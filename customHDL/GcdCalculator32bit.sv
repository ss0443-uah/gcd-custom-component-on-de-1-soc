==> flow/design.v <==
module GcdCalculator32bit(
    input logic clock,
    input logic reset,
    input logic csr_read,
    input logic csr_write,
    input logic [1:0] csr_address,
    output logic [31:0] csr_readdata,
    input logic [31:0] csr_writedata
);
    logic [31:0] aReg, bReg, sReg;
    always_ff @(posedge clock)
    begin
        if (reset) begin
            sReg <= 1'b0;
            aReg <= 32'b0;
            bReg <= 32'b0;
        end
        else begin
            if (sReg) begin
                if (aReg > bReg) aReg <= aReg - bReg;
                else if (bReg > aReg) bReg <= bReg - aReg;
                else sReg <= 1'b0;
            end
            else if (csr_write) begin
                case(csr_address)
                    2'b01: aReg <= csr_writedata;
                    2'b10: begin
                        bReg <= csr_writedata;
                        sReg <= 1'b1;
                    end
                endcase
            end
            if (csr_read) begin
                case(csr_address)
                    2'b00: csr_readdata <= sReg;
                    2'b01: csr_readdata <= aReg;
                    2'b10: csr_readdata <= bReg;
                endcase
            end
        end
    end
endmodule
Reports on GcdCalculator32bit
The steps from the RTL of GcdCalculator32bit to its reports follow in flow order.
Line numbers count from 1 in the design file above.
Operators: Yosys type, input widths -> output width; for muxes data width and select width s.
{"block": "setup", "top_module": "GcdCalculator32bit", "clock_port": "clock", "lib": "sky130hd", "lib_corner": "tt_025C_1v80"}

Word level
Source: Yosys, flattened and elaborated, memories not mapped. Widths are those after wreduce. Registers that Yosys merges into a memory's read port (data or address) are not register bits. Print and check cells do not count. Equal cells are merged and count once.
{"block": "bits", "ff_bits": 128, "input_bits": 38, "out_inout_bits": 32}
{"block": "classes", "addsub": 2, "n_cmp": 2, "eq_ne": 6, "mux": 15, "logic": 1, "n_reduce_logical": 10}
{"block": "op_table", "cell": "$mux 32", "count": 14}
{"block": "op_table", "cell": "$pmux 32 s3", "count": 1}
{"block": "op_table", "cell": "$sub 32x32->32", "count": 2}
{"block": "op_table", "cell": "$gt 32x32->1", "count": 2}
{"block": "op_table", "cell": "$reduce_bool 32->1", "count": 1}
{"block": "op_table", "cell": "$reduce_and 4->1", "count": 2}
{"block": "op_table", "cell": "$reduce_bool 2->1", "count": 3}
{"block": "op_table", "cell": "$reduce_and 3->1", "count": 2}
{"block": "op_table", "cell": "$ne 2x1->1 const B", "count": 2}
{"block": "op_table", "cell": "$ne 2x2->1 const B", "count": 2}
{"block": "op_table", "cell": "$reduce_bool 3->1", "count": 1}
{"block": "op_table", "cell": "$eq 2x1->1 const B", "count": 1}
{"block": "op_table", "cell": "$eq 2x2->1 const B", "count": 1}
{"block": "op_table", "cell": "$logic_not 2->1", "count": 1}
{"block": "op_table", "cell": "$not 1->1", "count": 1}

Logic depth
Longest topological path by Yosys (ltp), each cell counted once; first at word level (registers and memories cut), then after technology mapping (sequential cells cut; the memories' decode and read muxes count).
{"block": "logic_depth", "depth_word": 4, "abc_area": 1, "mapped_depth": 20, "depth_no_buf": 18}

Synthesis result
The flow's flattened synthesis, as Yosys stat reports it; memories are mapped. The netlist is that of the ABC_AREA named above (0 if unset); the other value can give another one.
{"block": "by_type", "cell_type": "sky130_fd_sc_hd__nand2_1", "count": 676}
{"block": "by_type", "cell_type": "sky130_fd_sc_hd__dfxtp_1", "count": 65}
{"block": "by_type", "cell_type": "sky130_fd_sc_hd__inv_1", "count": 291}
{"block": "by_type", "cell_type": "sky130_fd_sc_hd__edfxtp_1", "count": 32}
{"block": "by_type", "cell_type": "sky130_fd_sc_hd__ha_1", "count": 67}
{"block": "by_type", "cell_type": "sky130_fd_sc_hd__nand3_1", "count": 127}
{"block": "by_type", "cell_type": "sky130_fd_sc_hd__a21oi_1", "count": 116}
{"block": "by_type", "cell_type": "sky130_fd_sc_hd__nor2_1", "count": 142}
{"block": "by_type", "cell_type": "sky130_fd_sc_hd__nand4_1", "count": 23}
{"block": "by_type", "cell_type": "sky130_fd_sc_hd__o21ai_0", "count": 28}
{"block": "by_type", "cell_type": "sky130_fd_sc_hd__clkbuf_1", "count": 28}
{"block": "by_type", "cell_type": "sky130_fd_sc_hd__buf_2", "count": 18}
{"block": "by_type", "cell_type": "sky130_fd_sc_hd__nand3b_1", "count": 12}
{"block": "by_type", "cell_type": "sky130_fd_sc_hd__nand2_2", "count": 10}
{"block": "by_type", "cell_type": "sky130_fd_sc_hd__buf_6", "count": 4}
{"block": "by_type", "cell_type": "sky130_fd_sc_hd__fa_1", "count": 2}
{"block": "by_type", "cell_type": "sky130_fd_sc_hd__a31oi_1", "count": 5}
{"block": "by_type", "cell_type": "sky130_fd_sc_hd__a21o_1", "count": 4}
Other cell types: 16; their cells: 34.
{"block": "mapped", "stdcells": 1684, "synth_area_um2": 9500.4, "seq_area_um2": 2262.2, "ff_cells": 97}

Timing after synthesis
Path of least setup slack by OpenSTA after synthesis, without wires, with an ideal clock, recovery checks aside; 20% of the period is set as input and as output delay. Where synthesis merged equal registers, the netlist keeps one of their names.
{"block": "synth_path", "path_type": "input -> register", "startpoint": "input reset", "endpoint": "register csr_readdata[0]", "period_ns": 4.34, "in_delay_ns": 0.868, "setup_ns": 0.421, "t_first_pin_ns": 0.868, "arrival_ns": 2.660, "required_time_ns": 3.919, "slack_ns": 1.259, "path_delay_ns": 2.213, "driving_pins": 4, "period_less_setup_slack_ns": 3.081}
"path_delay_ns" = arrival - input delay + setup time.
"driving_pins": output pins that drive a net of the path, with the launching flip-flop's if there is one; two outputs of one cell count as two.
"period_less_setup_slack_ns" = period - worst setup slack (recovery checks aside). The figure is calculated, with input and output delays left at 20% of the set period.
The rows between start and end are the longest chain of elaborated cells between them; the timing report does not say that the signal goes this way. Where chains are equally long, one stands for them.
Each line given opens the expression or statement behind the cell; cells for indexed reads and writes are added by Yosys, which also makes memories of some case tables.
At most two assigning lines are given for a register; there are more.
{"block": "synth_between", "cell_sequence": "sky130_fd_sc_hd__clkinv_1 sky130_fd_sc_hd__clkbuf_1 sky130_fd_sc_hd__nand2_1 sky130_fd_sc_hd__nor2_1", "elab_chain_cells": 2}
{"block": "synth_lines", "element": "from (decl)", "line_no": 3, "rtl": "input logic reset,"}
{"block": "synth_lines", "element": "$not 1->1"}
{"block": "synth_lines", "element": "$reduce_and 3->1"}
{"block": "synth_lines", "element": "to (assign)", "line_no": 35, "rtl": "2'b00: csr_readdata <= sReg;"}
{"block": "synth_lines", "element": "to (assign)", "line_no": 36, "rtl": "2'b01: csr_readdata <= aReg;"}
{"block": "synth_lines", "element": "to (decl)", "line_no": 7, "rtl": "output logic [31:0] csr_readdata,"}

Timing after layout
From the final timing report of record 1: the path of least setup slack in the routed layout; clock arrival at registers is part of the times.
{"block": "layout_path", "path_type": "register -> register", "startpoint": "register aReg[0]", "endpoint": "register aReg[26]", "period_ns": 2.7, "setup_ns": 0.10, "t_first_pin_ns": 0.40, "arrival_ns": 2.92, "required_time_ns": 3.01, "slack_ns": 0.08, "driving_pins": 19}
The rows between start and end are the longest chain of elaborated cells between them; the timing report does not say that the signal goes this way. Where chains are equally long, one stands for them.
At most two assigning lines are given for a register; there are more.
{"block": "layout_between", "cell_sequence": "sky130_fd_sc_hd__dfxtp_2 sky130_fd_sc_hd__inv_1 sky130_fd_sc_hd__ha_1 sky130_fd_sc_hd__fa_2 sky130_fd_sc_hd__inv_2 sky130_fd_sc_hd__nand3_1 sky130_fd_sc_hd__nand2_2 sky130_fd_sc_hd__nand2_2 sky130_fd_sc_hd__nand2_2 sky130_fd_sc_hd__nand2_1 sky130_fd_sc_hd__nand2_2 sky130_fd_sc_hd__nand2_1 sky130_fd_sc_hd__nand2_2 sky130_fd_sc_hd__nand2_2 sky130_fd_sc_hd__nand2_4 sky130_fd_sc_hd__nand2_8 sky130_fd_sc_hd__clkbuf_16 sky130_fd_sc_hd__nor2_1 sky130_fd_sc_hd__nor2_2", "elab_chain_cells": 3}
{"block": "layout_lines", "element": "from (decl)", "line_no": 10, "rtl": "logic [31:0] aReg, bReg, sReg;"}
{"block": "layout_lines", "element": "from (assign)", "line_no": 20, "rtl": "if (aReg > bReg) aReg <= aReg - bReg;"}
{"block": "layout_lines", "element": "from (assign)", "line_no": 26, "rtl": "2'b01: aReg <= csr_writedata;"}
{"block": "layout_lines", "element": "$sub 32x32->32", "line_no": 20}
{"block": "layout_lines", "element": "$mux 32", "line_no": 20}
{"block": "layout_lines", "element": "$mux 32", "line_no": 19, "rtl": "if (sReg) begin"}
{"block": "layout_lines", "element": "to (assign)", "line_no": 20}
{"block": "layout_lines", "element": "to (assign)", "line_no": 26}
{"block": "layout_lines", "element": "to (decl)", "line_no": 10}

FLOW RESULTS
============

Design GcdCalculator32bit on sky130hd. What follows are 2 stored runs of the flow, each under its own settings; their order means nothing. The constraints put input and output delay at 20% of the set period each and load the outputs with 0.01 pF.
"achievedPeriod_ns" means the clock period less the worst setup slack. The figure is calculated, with input and output delays left at 20% of the set period.
By "worst_path_ns" is meant the share of the clock period that the worst setup path is allowed (20% is reserved at inputs, 20% at outputs), minus its slack. Clock arrival times at its registers enter into it.
"power_uw" rests on the timing tool's default activity at the inputs, not on a simulated workload.

{"run": "record 1", "settings": { "period_ns": 2.7, "CORE_UTILIZATION": 20, "ABC_AREA": 1, "GPL_ROUTABILITY_DRIVEN": 1, "MIN_ROUTING_LAYER": "met2", "CAP_MARGIN": 20, "CORE_MARGIN": 2, "SLEW_MARGIN": 20 }, "results": { "yosys.chip_area_um2": 9500.4, "design_die_area_um2": 49261.8, "final_util_frac": 0.26, "worstSetupSlack_ns": 0.083, "worst_hold_slack_ns": 0.486, "power_uw": 10617, "achievedPeriod_ns": 2.617, "worst_path_ns": 2.62, "path_kind": "register -> register" }}
{"run": "record 2", "settings": { "period_ns": 5.01, "CORE_UTILIZATION": 43, "SETUP_SLACK_MARGIN": 1.42, "PLACE_DENSITY_LB_ADDON": 0.12, "CORE_ASPECT_RATIO": 0.74, "CELL_PAD_IN_SITES_DETAIL_PLACEMENT": 1, "GPL_TIMING_DRIVEN": 1, "CTS_CLUSTER_SIZE": 58, "CTS_CLUSTER_DIAMETER": 327, "SLEW_MARGIN": 10, "CAP_MARGIN": 20, "CORE_MARGIN": 2 }, "results": { "yosys.chip_area_um2": 8246.7, "design_die_area_um2": 20314.6, "final_util_frac": 0.501, "worstSetupSlack_ns": 1.480, "worst_hold_slack_ns": 0.511, "power_uw": 4155, "achievedPeriod_ns": 3.530, "worst_path_ns": 3.53, "path_kind": "register -> register" }}
