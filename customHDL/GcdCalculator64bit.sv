==> flow/design.v <==
module GcdCalculator64bit(
    input logic clock,
    input logic reset,
    input logic csr_read,
    input logic csr_write,
    input logic [2:0] csr_address,
    output logic [31:0] csr_readdata,
    input logic [31:0] csr_writedata
);
    logic [31:0] sReg;
    logic [63:0] aReg, bReg;
    always_ff @(posedge clock)
    begin
        if (reset) begin
            sReg <= 1'b0;
            aReg <= 64'b0;
            bReg <= 64'b0;
        end
        else begin
            if (sReg) begin
                if (aReg > bReg) aReg <= aReg - bReg;
                else if (bReg > aReg) bReg <= bReg - aReg;
                else sReg <= 1'b0;
            end
           else if (csr_write) begin
                case(csr_address)
                    3'b001: aReg[31:0] <= csr_writedata;
                    3'b010: aReg[63:32] <= csr_writedata;
                    3'b011: bReg[31:0] <= csr_writedata;
                    3'b100: begin
                        bReg[63:32] <= csr_writedata;
                        sReg <= 1'b1; 
                    end
                endcase
            end
            if (csr_read) begin
                case(csr_address)
                    3'b000: csr_readdata <= sReg;
                    3'b001: csr_readdata <= aReg[31:0];
                    3'b010: csr_readdata <= aReg[63:32];
                    3'b011: csr_readdata <= bReg[31:0];
                    3'b100: csr_readdata <= bReg[63:32];
                endcase
            end
        end
    end
endmodule
# Tool chain data of GcdCalculator64bit
# Tool output for the design above, in the order of the flow.
# Line numbers count from 1 in the design file above.
# Operators carry their Yosys type and port widths (W data, S select, Z words).
# A cell with n/a has no value.
# setup
top_module	GcdCalculator64bit
clock_port	clock
library	sky130hd
pvt_corner	tt_025C_1v80

# Word-level counts
# Yosys after proc, flatten, opt, wreduce and memory -nomap, before mapping. Memory bits, and registers merged into a memory's read port (data or address), are not among the register bits. Print and check cells are not counted. Equal cells are merged and count once.
# bits
word_cells	57
output_inout_bits	32
register_bits	192
inputBits	39
# classes
mux	24
logic	1
add_sub_neg	2
n_eq	8
n_cmp	2
reduce_and_logical	14
# ops
cell	count
$mux W32	23
$pmux W32 S5	1
$sub A64 B64 Y64	2
$gt A64 B64 Y1	2
$reduce_bool A32 Y1	1
$reduce_and A4 Y1	3
$reduce_bool A2 Y1	5
$reduce_and A3 Y1	3
$eq A3 B2 Y1 const B	2
$reduce_bool A5 Y1	1
$ne A2 B1 Y1 const B	2
$ne A2 B2 Y1 const B	2
$eq A3 B1 Y1 const B	1
$eq A3 B3 Y1 const B	1
$logic_not A3 Y1	1
$not A1 Y1	1

# Depth
# Depth = most cells in a row (Yosys ltp): at word level without a register or memory, in the mapped netlist without a sequential cell, where the memories' decode and read muxes count.
# depth
depth_word	4
ABC_AREA	0
depth_mapped	15

# After synthesis
# Yosys stat after the flow's synthesis: flattened, memories mapped to cells. It holds for the ABC_AREA given above (unset counts as 0); a run with the other value may have another netlist.
# The area totals of this step are shown rounded.
# by_type
cell_type	count	type_area_um2
sky130_fd_sc_hd__dfxtp_1	129	2.58E+03
sky130_fd_sc_hd__ha_1	128	1.6E+03
sky130_fd_sc_hd__a21oi_1	301	1.51E+03
sky130_fd_sc_hd__edfxtp_1	32	960.922
sky130_fd_sc_hd__nor2_1	183	686.909
sky130_fd_sc_hd__o21ai_0	127	635.61
sky130_fd_sc_hd__inv_1	158	593.069
sky130_fd_sc_hd__xnor2_1	66	578.054
sky130_fd_sc_hd__a211oi_2	46	575.552
sky130_fd_sc_hd__a21o_1	66	495.475
sky130_fd_sc_hd__a22oi_1	63	472.954
sky130_fd_sc_hd__nand2_1	120	450.432
sky130_fd_sc_hd__xor2_1	42	367.853
sky130_fd_sc_hd__a211oi_1	48	360.346
sky130_fd_sc_hd__o21bai_1	47	352.838
sky130_fd_sc_hd__clkbuf_1	82	307.795
sky130_fd_sc_hd__nor2b_1	45	281.52
sky130_fd_sc_hd__nand4_1	41	256.496
# Not listed: further types 55, cells in them 299.
# synth_totals
seq_area_mm2	0.00354
area_mm2	0.0152
cells	2023
ffs	161

# Worst setup path after synthesis
# Path of least setup slack by OpenSTA after synthesis, without wires, with an ideal clock, recovery checks aside; 20% of the period is set as input and as output delay. Where synthesis merged equal registers, the netlist keeps one of their names.
# synth_timing
path_kind	register to register
start	register aReg[0]
end	register aReg[21]
path_delay_ps	3217
n_path_buf	2
t_arrival_ps	3079
setup_ps	138
stages	15
t_required_ps	7402
period_ps	7540
t_first_pin_ps	0
slack_ps	4323
synth_period_reached_ps	3217
# "path_delay_ps" = arrival - input delay + setup time.
# "stages" counts driving pins, that of a launching flip-flop among them; a cell with two outputs on the path counts twice.
# "synth_period_reached_ps" is the clock period less the worst setup slack; recovery checks do not enter. This is arithmetic on one report: input and output delays are still those of the set period (20% each).
# Between the ends stands the longest chain of elaborated cells between them, by number of cells; it is not shown to be the way that was timed. Of several equally long chains one is given.
# A line is the first line of the expression or statement that the cell stems from. Yosys adds cells for indexed reads and writes and turns some case tables into memories.
# A register here has more assigning lines than the two given.
# synth_between
cell_sequence	sky130_fd_sc_hd__dfxtp_1 > sky130_fd_sc_hd__inv_1 > sky130_fd_sc_hd__ha_1 > sky130_fd_sc_hd__fa_1 > sky130_fd_sc_hd__nand2b_1 > sky130_fd_sc_hd__a211oi_1 > sky130_fd_sc_hd__o21ai_2 > sky130_fd_sc_hd__a31oi_2 > sky130_fd_sc_hd__a211oi_2 > sky130_fd_sc_hd__o31ai_2 > sky130_fd_sc_hd__o2bb2ai_1 > sky130_fd_sc_hd__a21o_1 > sky130_fd_sc_hd__buf_2 > sky130_fd_sc_hd__clkbuf_1 > sky130_fd_sc_hd__a211oi_1
elab_chain_cells	3
cone_cells	6
cone_lines	2
classes_between	1 x add/sub; 1 x compare; 1 x eq/ne; 2 x mux; 1 x reduce/logical
# synth_lines
item	line_no	source
start, declared	11	logic [63:0] aReg, bReg;
start, assigned	21	if (aReg > bReg) aReg <= aReg - bReg;
start, assigned	27	3'b001: aReg[31:0] <= csr_writedata;
$sub A64 B64 Y64	21
$mux W32	21
$mux W32	20	if (sReg) begin
end, assigned	21
end, assigned	27
end, declared	11

# Timing after layout
# From the final timing report of flow run 1: the path of least setup slack in the routed layout; clock arrival at registers is part of the times.
# The path's times are printed in steps of 10 ps; the period is the one set.
# layout_timing
path_kind	register to register
start	register aReg[31]
end	register bReg[58]
stages	13
period_ps	2990
t_arrival_ps	3900
setup_ps	80
n_path_buf	1
slack_ps	-480
t_first_pin_ps	510
t_required_ps	3420
# Between the ends stands the longest chain of elaborated cells between them, by number of cells; it is not shown to be the way that was timed. Of several equally long chains one is given.
# A register here has more assigning lines than the two given.
# layout_between
cell_sequence	sky130_fd_sc_hd__dfxtp_1 > sky130_fd_sc_hd__inv_1 > sky130_fd_sc_hd__ha_1 > sky130_fd_sc_hd__clkbuf_8 > sky130_fd_sc_hd__a21oi_1 > sky130_fd_sc_hd__o21ai_0 > sky130_fd_sc_hd__a221oi_2 > sky130_fd_sc_hd__o21ai_1 > sky130_fd_sc_hd__a221o_1 > sky130_fd_sc_hd__o21ba_2 > sky130_fd_sc_hd__xnor2_1 > sky130_fd_sc_hd__a21oi_1 > sky130_fd_sc_hd__a211oi_2
elab_chain_cells	4
cone_cells	9
cone_lines	3
classes_between	1 x add/sub; 2 x compare; 2 x eq/ne; 3 x mux; 1 x reduce/logical
# layout_lines
item	line_no	source
start, declared	11	logic [63:0] aReg, bReg;
start, assigned	21	if (aReg > bReg) aReg <= aReg - bReg;
start, assigned	27	3'b001: aReg[31:0] <= csr_writedata;
$sub A64 B64 Y64	22	else if (bReg > aReg) bReg <= bReg - aReg;
$mux W32	22
$mux W32	21
$mux W32	20	if (sReg) begin
end, assigned	22
end, assigned	31	bReg[63:32] <= csr_writedata;
end, declared	11

# Measured results for GcdCalculator64bit: 2 stored runs of the Yosys and OpenROAD flow on sky130hd. The settings differ; the order carries no meaning. The constraints put input and output delay at 20% of the set period each and load the outputs with 0.01 pF.
# By "period_less_ws_ps" is meant the clock period of the run minus its worst setup slack. This is arithmetic on one report: input and output delays are still those of the set period (20% each).
# By "worst_path_allowed_less_slack_ps" is meant the share of the clock period that the worst setup path is allowed (20% is reserved at inputs, 20% at outputs), minus its slack. Clock arrival times at its registers enter into it.
# "power.total_uw" is the tool's figure for a default switching activity; nothing was simulated.
# "worst_path_allowed_less_slack_ps" is given in steps of 10 ps.
# Measured values are rounded.
# A setting shown as n/a is not set for that run.
stored run	period_ns	CORE_UTILIZATION	PLACE_DENSITY_LB_ADDON	HOLD_SLACK_MARGIN	CELL_PAD_IN_SITES_GLOBAL_PLACEMENT	CELL_PAD_IN_SITES_DETAIL_PLACEMENT	TNS_END_PERCENT	ABC_AREA	GPL_TIMING_DRIVEN	CAP_MARGIN	CORE_MARGIN	SLEW_MARGIN	worst_path_allowed_less_slack_ps	critical_path_type	synth_chip_area_mm2	final_hold_ws_ps	total_die_area_mm2	power.total_uw	period_less_ws_ps	timing.setup.ws_ps	util_pct	timing.setup.tns_ps
flow run 1	2.99	18	0.11	0.06	2	1	5	0	0	20	2	20	3470	register to register	0.0152	534	0.0869	15300	3468	-478	25.0	-35600
flow run 2	3.87	70	n/a	n/a	n/a	n/a	n/a	n/a	n/a	20	2	20	3830	register to register	0.0152	548	0.0229	9710	3833	37	80.0	0
